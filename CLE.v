==> flow/design.v <==
`timescale 1ns/10ps
module CLE ( clk, reset, rom_q, rom_a, sram_q, sram_a, sram_d, sram_wen, finish);
input         clk;
input         reset;
input  [7:0]  rom_q;
output reg [6:0]  rom_a;
input  [7:0]  sram_q;
output reg [9:0]  sram_a;
output reg [7:0]  sram_d;
output reg        sram_wen;
output        finish;
parameter IDLE = 4'd0,
          LABEL = 4'd1,
          LABEL_DONE = 4'd2,
          SCAN_S1 = 4'd3,
          WRITE_S1 = 4'd4,
          S1_DONE = 4'd5,
          SCAN_S2 = 4'd6,
          WRITE_S2 = 4'd7,
          DONE = 4'd8;
reg [3:0] state, n_state;
reg [3:0] cnt, n_cnt;
reg [7:0] tmp_label;
reg [4:0] row, n_row;
reg [4:0] col, n_col;
reg [7:0] min, n_min;
wire [9:0] c_addr;
reg [9:0] sram_addr, bias;
wire [8:0] diff;
reg [7:0] record;
assign c_addr = {row,5'd0} + col;
assign finish = (state == DONE)?1'b1:1'b0;
assign diff = sram_q - min;
always@(posedge clk or posedge reset)begin
    if(reset)begin
        state <= IDLE; 
    end
    else begin
        state <= n_state;
    end
end
always@(*)begin
    case(state)
        IDLE:n_state = LABEL;
        LABEL:begin
            if(&sram_a)begin
                n_state = LABEL_DONE;
            end
            else begin
                n_state = state;
            end
        end
        LABEL_DONE: n_state = SCAN_S1;
        SCAN_S1:begin
            if(cnt == 4'd8)begin
                n_state = WRITE_S1;
            end
            else begin
                n_state = SCAN_S1;
            end
        end
        WRITE_S1:begin
            if(&sram_a)begin
                n_state = S1_DONE;
            end
            else if(cnt == 4'd7)begin
                n_state = SCAN_S1;
            end
            else begin
                n_state = state;
            end
        end
        S1_DONE: n_state = SCAN_S2;
        SCAN_S2:begin
            if(cnt == 4'd8)begin
                n_state = WRITE_S2;
            end
            else begin
                n_state = SCAN_S2;
            end
        end
        WRITE_S2:begin
            if(row == 5'd1 && col == 5'd30 && sram_a == 10'd95)begin
                n_state = DONE;
            end
            else if(cnt == 4'd7)begin
                n_state = SCAN_S2;
            end
            else begin
                n_state = state;
            end
        end
        DONE:begin
            n_state = DONE;
        end 
        default:n_state = IDLE;
    endcase
end
always@(posedge clk or posedge reset)begin
    if(reset)begin
        cnt <= 4'd8;
    end
    else if(state == IDLE)begin
        cnt <= 4'd8;
    end
    else begin
        cnt <= n_cnt;
    end
end
always@(*)begin
    if(state == LABEL)begin
        if(cnt == 4'd0)begin
            n_cnt = 4'd8;
        end
        else begin
            n_cnt = cnt - 4'd1;
        end
    end
    else if(state == LABEL_DONE)begin
        n_cnt = 4'd0;
    end
    else if(state == SCAN_S1 || state == SCAN_S2)begin
        if(cnt == 4'd8)begin
            n_cnt = 4'd0;
        end
        else begin
            n_cnt = cnt + 4'd1;
        end
    end
    else begin
        if(cnt == 4'd7)begin
            n_cnt = 4'd0;
        end
        else begin
            n_cnt = cnt + 4'd1;
        end 
    end    
end
always@(posedge clk or posedge reset)begin
    if(reset)begin
        tmp_label <= 8'd1;
    end
    else if(rom_q[cnt])begin
        tmp_label <= tmp_label + 8'd1;
    end
    else begin
    end
end
always@(posedge clk or posedge reset)begin
    if(reset)begin
        rom_a <= 7'd0;
    end
    else if(cnt == 4'd0)begin
        rom_a <= rom_a + 7'd1;
    end
end
always@(posedge clk or posedge reset)begin
    if(reset)begin
        row <= 5'd1;
        col <= 5'd1;
    end
    else begin
        row <= n_row;
        col <= n_col;
    end
end
always@(*)begin
    if(state == WRITE_S1 && cnt == 4'd7)begin
        if(col == 5'd30)begin
            n_row = row + 5'd1;
            n_col = 5'd1;
        end
        else begin
            n_row = row;
            n_col = col + 5'd1;
        end
    end
    else if(state == S1_DONE)begin
        n_row = 5'd30;
        n_col = 5'd1;
    end
    else if(state == WRITE_S2 && cnt == 4'd7)begin
        if(col == 5'd30)begin
            n_row = row - 5'd1;
            n_col = 5'd1;
        end
        else begin
            n_row = row;
            n_col = col + 5'd1;
        end
    end
    else begin
        n_row = row;
        n_col = col;
    end
end
always@(*)begin
    if(cnt < 4'd4)begin
        sram_addr = c_addr - bias;
    end
    else begin
        sram_addr = c_addr + bias;
    end
end
always@(*)begin
    case(cnt)
        4'd0: bias = 10'd33;
        4'd1: bias = 10'd32;
        4'd2: bias = 10'd31;
        4'd3: bias = 10'd1;
        4'd4: bias = 10'd1;
        4'd5: bias = 10'd31;
        4'd6: bias = 10'd32;
        4'd7: bias = 10'd33;
        default: bias = 10'd0;
    endcase
end
always@(posedge clk or posedge reset)begin
    if(reset)begin
        record <= 8'd0;
    end
    else if(state == SCAN_S1 || state == SCAN_S2)begin
        if(~|sram_q)begin
            record[cnt-4'd1] <=1'b0;
        end
        else begin
            record[cnt-4'd1] <= 1'b1;
        end
    end
    else begin
    end
end
always@(posedge clk or posedge reset)begin
    if(reset)begin
        min <= 8'hFF;
    end
    else if(state == LABEL_DONE)begin
        min <= 8'hFF;
    end
    else begin
        min <= n_min;
    end
end
always@(*)begin
    if(state == WRITE_S1 && cnt == 4'd7)begin
        n_min = 8'hFF;
    end
    else if(state == WRITE_S2 && cnt == 4'd7)begin
        n_min = 8'hFF;
    end
    else if(state == SCAN_S1 || state == SCAN_S2)begin
        if(~|sram_q)begin
            n_min = min;
        end
        else if(diff[8])begin
            n_min = sram_q;
        end
        else begin
            n_min = min;
        end
    end
    else begin
        n_min = min;
    end
end
always@(*)begin
    case(state)
        LABEL:begin
            sram_wen = (cnt[3])?1'b1 :1'b0;
            sram_a = (cnt[3])?10'd0:{rom_a,3'd0} + 4'd7 - cnt;
            sram_d = (rom_q[cnt])? tmp_label : 8'd0;
        end
        SCAN_S1:begin
            sram_wen = 1'b1;
            sram_a = sram_addr;
            sram_d = 8'd0;
        end
        WRITE_S1:begin
            sram_wen = 1'b0;
            sram_a = sram_addr;
            sram_d = (record[cnt])? min:8'd0;
        end
        SCAN_S2:begin
            sram_wen = 1'b1;
            sram_a = sram_addr;
            sram_d = 8'd0;
        end
        WRITE_S2:begin
            sram_wen = 1'b0;
            sram_a = sram_addr;
            sram_d = (record[cnt])? min:8'd0;
        end
        default:begin
            sram_wen = 1'b1;
            sram_a = 10'd0;
            sram_d = 8'd0;
        end
    endcase
end
endmodule
== From RTL to reports: CLE ==
Tool output for the design above, in the order of the flow.
Line numbers count from 1 in the design file above.
Not given: -

* Design top: CLE
* Clock port: clk
* Cell library: sky130hd
* Corner: tt_025C_1v80

== Word level ==
Source: Yosys, flattened and elaborated, memories not mapped. Widths are those after wreduce. Registers that Yosys merges into a memory's read port (data or address) are not register bits. Print and check cells do not count. Equal cells are merged and count once.
Yosys's memory passes give these memory sizes; they may raise the number of words (mostly to a power of two), join words into wider ones and drop unused or constant bits.

* Register bits: 49
* ROM bits: 48
* Memories: 1
* Input port bits: 18
* Output and inout bits: 27
* Word-level cells: 109

* $add $sub $neg: 14
* Magnitude comparators: 1
* Equal/unequal tests: 18
* Shift-type cells: 4
* Multiplexer cells: 41
* Bitwise logic cells: 4
* Reductions and logical operators: 18

{| class="wikitable"
|+ Memory list
! memory !! words !! bits a word !! read ports !! write ports !! line !! source
|-
| (no name shown) || 8 || 6 || 1 || 0 || 206 || <nowiki>case(cnt)</nowiki>
|}

{| class="wikitable"
|+ Operators by type and width
! cell !! number
|-
| 8-bit 2-to-1 mux || 9
|-
| 4-bit 2-to-1 mux || 12
|-
| 5-bit 2-to-1 mux || 9
|-
| 4-bit case mux with 9-bit select || 1
|-
| 10-bit 2-to-1 mux || 3
|-
| 4-bit by 3-bit == test with 1-bit output (second input constant) || 5
|-
| 10-bit case mux with 2-bit select || 1
|-
| 1-bit by 5-bit variable shift with 8-bit output (first input constant) || 2
|-
| 8-bit by 4-bit variable part select with 1-bit output || 2
|-
| 8-bit OR || 2
|-
| 8-bit case mux with 2-bit select || 1
|-
| 4-bit nonzero test || 3
|-
| 10-bit adder || 1
|-
| 10-bit subtractor || 1
|-
| 10-bit by 3-bit adder with 10-bit output (second input constant) || 1
|-
| 10-bit by 4-bit subtractor with 10-bit output || 1
|-
| 10-bit by 5-bit adder with 10-bit output || 1
|-
| 10-bit by 7-bit == test with 1-bit output (second input constant) || 1
|-
| 10-bit AND reduction || 1
|-
| 5-bit by 1-bit adder with 5-bit output (second input constant) || 2
|-
| 3-bit AND reduction || 3
|-
| 8-bit by 8-bit subtractor with 9-bit output || 1
|-
| 4-bit by 2-bit == test with 1-bit output (second input constant) || 2
|-
| 4-bit == test (second input constant) || 2
|-
| 4-bit logical NOT || 2
|-
| 8-bit by 1-bit adder with 8-bit output (second input constant) || 1
|-
| 8-bit bitwise AND || 1
|-
| 8-bit NOT || 1
|}

Not listed: further kinds 21, cells in them 28.

== Depth ==
Depth = most cells in a row (Yosys ltp): at word level without a register or memory, in the mapped netlist without a sequential cell, where the memories' decode and read muxes count.

* Depth after elaboration: 8
* ABC_AREA: 0
* Gate-level depth with buffers: 18
* Mapped depth without buffers: 17

== Netlist ==
Source: synth_stat.txt of the flow (Yosys; design flattened, memories mapped). It holds for the ABC_AREA given above (unset counts as 0); a run with the other value may have another netlist.
Totals and module areas in this step are rounded.

{| class="wikitable"
|+ Cell types
! type !! number !! total area (µm²)
|-
| sky130_fd_sc_hd__dfrtp_1 || 41 || 1.03E+03
|-
| sky130_fd_sc_hd__ha_1 || 46 || 575.552
|-
| sky130_fd_sc_hd__dfstp_2 || 13 || 341.578
|-
| sky130_fd_sc_hd__xnor2_1 || 21 || 183.926
|-
| sky130_fd_sc_hd__nand2_1 || 45 || 168.912
|-
| sky130_fd_sc_hd__nor2_1 || 37 || 138.883
|-
| sky130_fd_sc_hd__a21oi_1 || 25 || 125.12
|-
| sky130_fd_sc_hd__inv_1 || 30 || 112.608
|-
| sky130_fd_sc_hd__mux2i_1 || 11 || 110.106
|-
| sky130_fd_sc_hd__o21ai_0 || 20 || 100.096
|-
| sky130_fd_sc_hd__xor2_1 || 11 || 96.342
|-
| sky130_fd_sc_hd__mux2_2 || 8 || 90.086
|-
| sky130_fd_sc_hd__mux4_2 || 4 || 90.086
|-
| sky130_fd_sc_hd__a22o_1 || 9 || 78.826
|-
| sky130_fd_sc_hd__nand4_1 || 11 || 68.816
|-
| sky130_fd_sc_hd__a21o_1 || 8 || 60.058
|-
| sky130_fd_sc_hd__nor2b_1 || 9 || 56.304
|-
| sky130_fd_sc_hd__nand3_1 || 10 || 50.048
|}

Other cell types: 42; their cells: 90.

* Cell count: 449
* Mapped area: 0.00413 mm²
* Sequential area: 0.00137 mm²
* Flip-flops: 54
* Buffers: 8

== Path before layout ==
Source: OpenSTA report_checks on the synthesized netlist (no wires, ideal clock, input and output delay 20% of the period each), path of least setup slack; recovery checks are left aside. Register names are those of the netlist, which keeps one name where synthesis merged equal registers.

* Path kind: reg2out
* From: register cnt[0]
* To: output sram_a[7]
* Clock period: 7.92 ns
* External output delay: 1.584 ns
* Launch time at the first pin: 0.000 ns
* Arrival: 3.600 ns
* Data required time: 6.336 ns
* Path slack: 2.736 ns
* Delay of the path: 3.600 ns
* Stages on the path: 17
* Path buffers: 1
* Period reached after synthesis: 5.184 ns

"delay of the path" is the arrival time less input delay plus setup time.
At an output port there is no setup time.
"stages on the path": output pins that drive a net of the path, with the launching flip-flop's if there is one; two outputs of one cell count as two.
"period reached after synthesis" = period - worst setup slack (recovery checks aside). The figure is calculated, with input and output delays left at 20% of the set period.
Between the ends stands the longest chain of elaborated cells between them, by number of cells; it is not shown to be the way that was timed. Of several equally long chains one is given.
A line is the first line of the expression or statement that the cell stems from. Yosys adds cells for indexed reads and writes and turns some case tables into memories.
The chain passes a memory read, where the word-level depth is cut; so it can be longer than that depth.
A register here has more assigning lines than the two given.

* Path through: sky130_fd_sc_hd__dfrtp_1 sky130_fd_sc_hd__clkbuf_1 sky130_fd_sc_hd__inv_1 sky130_fd_sc_hd__ha_1 sky130_fd_sc_hd__a21oi_1 sky130_fd_sc_hd__a21boi_0 sky130_fd_sc_hd__inv_1 sky130_fd_sc_hd__ha_1 sky130_fd_sc_hd__nor2_1 sky130_fd_sc_hd__xor2_1 sky130_fd_sc_hd__nor2_1 sky130_fd_sc_hd__ha_1 sky130_fd_sc_hd__a21oi_1 sky130_fd_sc_hd__a21oi_1 sky130_fd_sc_hd__or4_2 sky130_fd_sc_hd__o31ai_1 sky130_fd_sc_hd__or3_1
* Length of the longest elaborated chain: 5
* Elaborated cells between the ends (all ways): 9
* Source lines of those cells: 6
* Classes of those cells: 3 x add/sub; 1 x compare; 4 x mux; 1 x memory

{| class="wikitable"
|+ RTL lines, path post-synthesis
! what !! line !! source
|-
| from (decl) || 22 || <nowiki>reg [3:0] cnt, n_cnt;</nowiki>
|-
| from (assign) || 101 || <nowiki>cnt <= 4'd8;</nowiki>
|-
| from (assign) || 107 || <nowiki>cnt <= n_cnt;</nowiki>
|-
| memory read 8 x 6 bit || 206 || <nowiki>case(cnt)</nowiki>
|-
| 10-bit 2-to-1 mux || 206 ||
|-
| 10-bit adder || 202 || <nowiki>sram_addr = c_addr + bias;</nowiki>
|-
| 10-bit 2-to-1 mux || 198 || <nowiki>if(cnt < 4'd4)begin</nowiki>
|-
| 10-bit case mux with 2-bit select || 267 || <nowiki>case(state)</nowiki>
|-
| to (decl) || 8 || <nowiki>output reg [9:0]  sram_a;</nowiki>
|}

== Worst path after layout ==
From the final timing report of flow run A: the path of least setup slack in the routed layout; clock arrival at registers is part of the times.

* Path kind: reg2out
* From: register cnt[0]
* To: output sram_a[7]
* Clock period: 8.83 ns
* External output delay: 1.77 ns
* Launch time at the first pin: 0.30 ns
* Arrival: 4.57 ns
* Data required time: 7.06 ns
* Path slack: 2.49 ns
* Stages on the path: 17
* Path buffers: 1

Between the ends stands the longest chain of elaborated cells between them, by number of cells; it is not shown to be the way that was timed. Of several equally long chains one is given.
The chain passes a memory read, where the word-level depth is cut; so it can be longer than that depth.
A register here has more assigning lines than the two given.

* Path through: sky130_fd_sc_hd__dfrtp_1 sky130_fd_sc_hd__inv_1 sky130_fd_sc_hd__ha_1 sky130_fd_sc_hd__a21oi_1 sky130_fd_sc_hd__a21boi_0 sky130_fd_sc_hd__inv_1 sky130_fd_sc_hd__ha_1 sky130_fd_sc_hd__nor2_1 sky130_fd_sc_hd__xor2_1 sky130_fd_sc_hd__nor2_1 sky130_fd_sc_hd__ha_1 sky130_fd_sc_hd__a21oi_1 sky130_fd_sc_hd__a21oi_1 sky130_fd_sc_hd__or4_2 sky130_fd_sc_hd__o31ai_1 sky130_fd_sc_hd__or3_1 sky130_fd_sc_hd__clkdlybuf4s50_1
* Length of the longest elaborated chain: 5
* Elaborated cells between the ends (all ways): 9
* Source lines of those cells: 6
* Classes of those cells: 3 x add/sub; 1 x compare; 4 x mux; 1 x memory

{| class="wikitable"
|+ RTL lines, path post-layout
! what !! line !! source
|-
| from (decl) || 22 || <nowiki>reg [3:0] cnt, n_cnt;</nowiki>
|-
| from (assign) || 101 || <nowiki>cnt <= 4'd8;</nowiki>
|-
| from (assign) || 107 || <nowiki>cnt <= n_cnt;</nowiki>
|-
| memory read 8 x 6 bit || 206 || <nowiki>case(cnt)</nowiki>
|-
| 10-bit 2-to-1 mux || 206 ||
|-
| 10-bit adder || 202 || <nowiki>sram_addr = c_addr + bias;</nowiki>
|-
| 10-bit 2-to-1 mux || 198 || <nowiki>if(cnt < 4'd4)begin</nowiki>
|-
| 10-bit case mux with 2-bit select || 267 || <nowiki>case(state)</nowiki>
|-
| to (decl) || 8 || <nowiki>output reg [9:0]  sram_a;</nowiki>
|}

==> runs of CLE <==
Settings and measured results of 2 stored flow runs for module CLE (sky130hd), not sorted in any way. The constraints put input and output delay at 20% of the set period each and load the outputs with 0.01 pF.
"clock period reached" = clock period - worst setup slack. The figure is calculated, with input and output delays left at 20% of the set period.
"critical path time" means the part of the period allowed to the worst setup path (the constraints hold back 20% at inputs and 20% at outputs) less its slack; where the path has registers, the arrival times of their clocks count too.
"total power after layout": no workload was simulated; the value follows from the tool's default switching activity.
Measured values are rounded.

=== Flow run A ===
{| class="wikitable"
! Setting !! Value
|-
| period_ns || 8.83
|-
| CAP_MARGIN || 20
|-
| CORE_MARGIN || 2
|-
| CORE_UTILIZATION || 40
|-
| SLEW_MARGIN || 20
|-
! Result !! Value
|-
| Worst slack on setup checks || 2.49 ns
|-
| Total negative slack on setup checks || 0.000 ns
|-
| Critical path time || 4.57 ns
|-
| Worst path kind || reg2out
|-
| Standard-cell area after routing || 0.0048 mm²
|-
| Total power after layout || 1.02 mW
|-
| Total die area || 0.0112 mm²
|-
| Area of the synthesized netlist || 0.00413 mm²
|-
| Utilization || 0.472
|-
| Smallest hold slack || 0.475 ns
|-
| Clock period reached || 6.337 ns
|}

=== Flow run B ===
{| class="wikitable"
! Setting !! Value
|-
| period_ns || 7.88
|-
| CORE_UTILIZATION || 29
|-
| SETUP_SLACK_MARGIN || 1.67
|-
| CORE_ASPECT_RATIO || 0.73
|-
| CORE_MARGIN || 7
|-
| CELL_PAD_IN_SITES_GLOBAL_PLACEMENT || 0
|-
| GPL_ROUTABILITY_DRIVEN || 1
|-
| CTS_CLUSTER_SIZE || 61
|-
| CTS_CLUSTER_DIAMETER || 263
|-
| CAP_MARGIN || 20
|-
| SLEW_MARGIN || 20
|-
! Result !! Value
|-
| Worst slack on setup checks || 1.95 ns
|-
| Total negative slack on setup checks || 0.000 ns
|-
| Critical path time || 4.36 ns
|-
| Worst path kind || reg2out
|-
| Standard-cell area after routing || 0.00498 mm²
|-
| Total power after layout || 1.27 mW
|-
| Total die area || 0.0178 mm²
|-
| Area of the synthesized netlist || 0.00413 mm²
|-
| Utilization || 0.355
|-
| Smallest hold slack || 0.473 ns
|-
| Clock period reached || 5.931 ns
|}
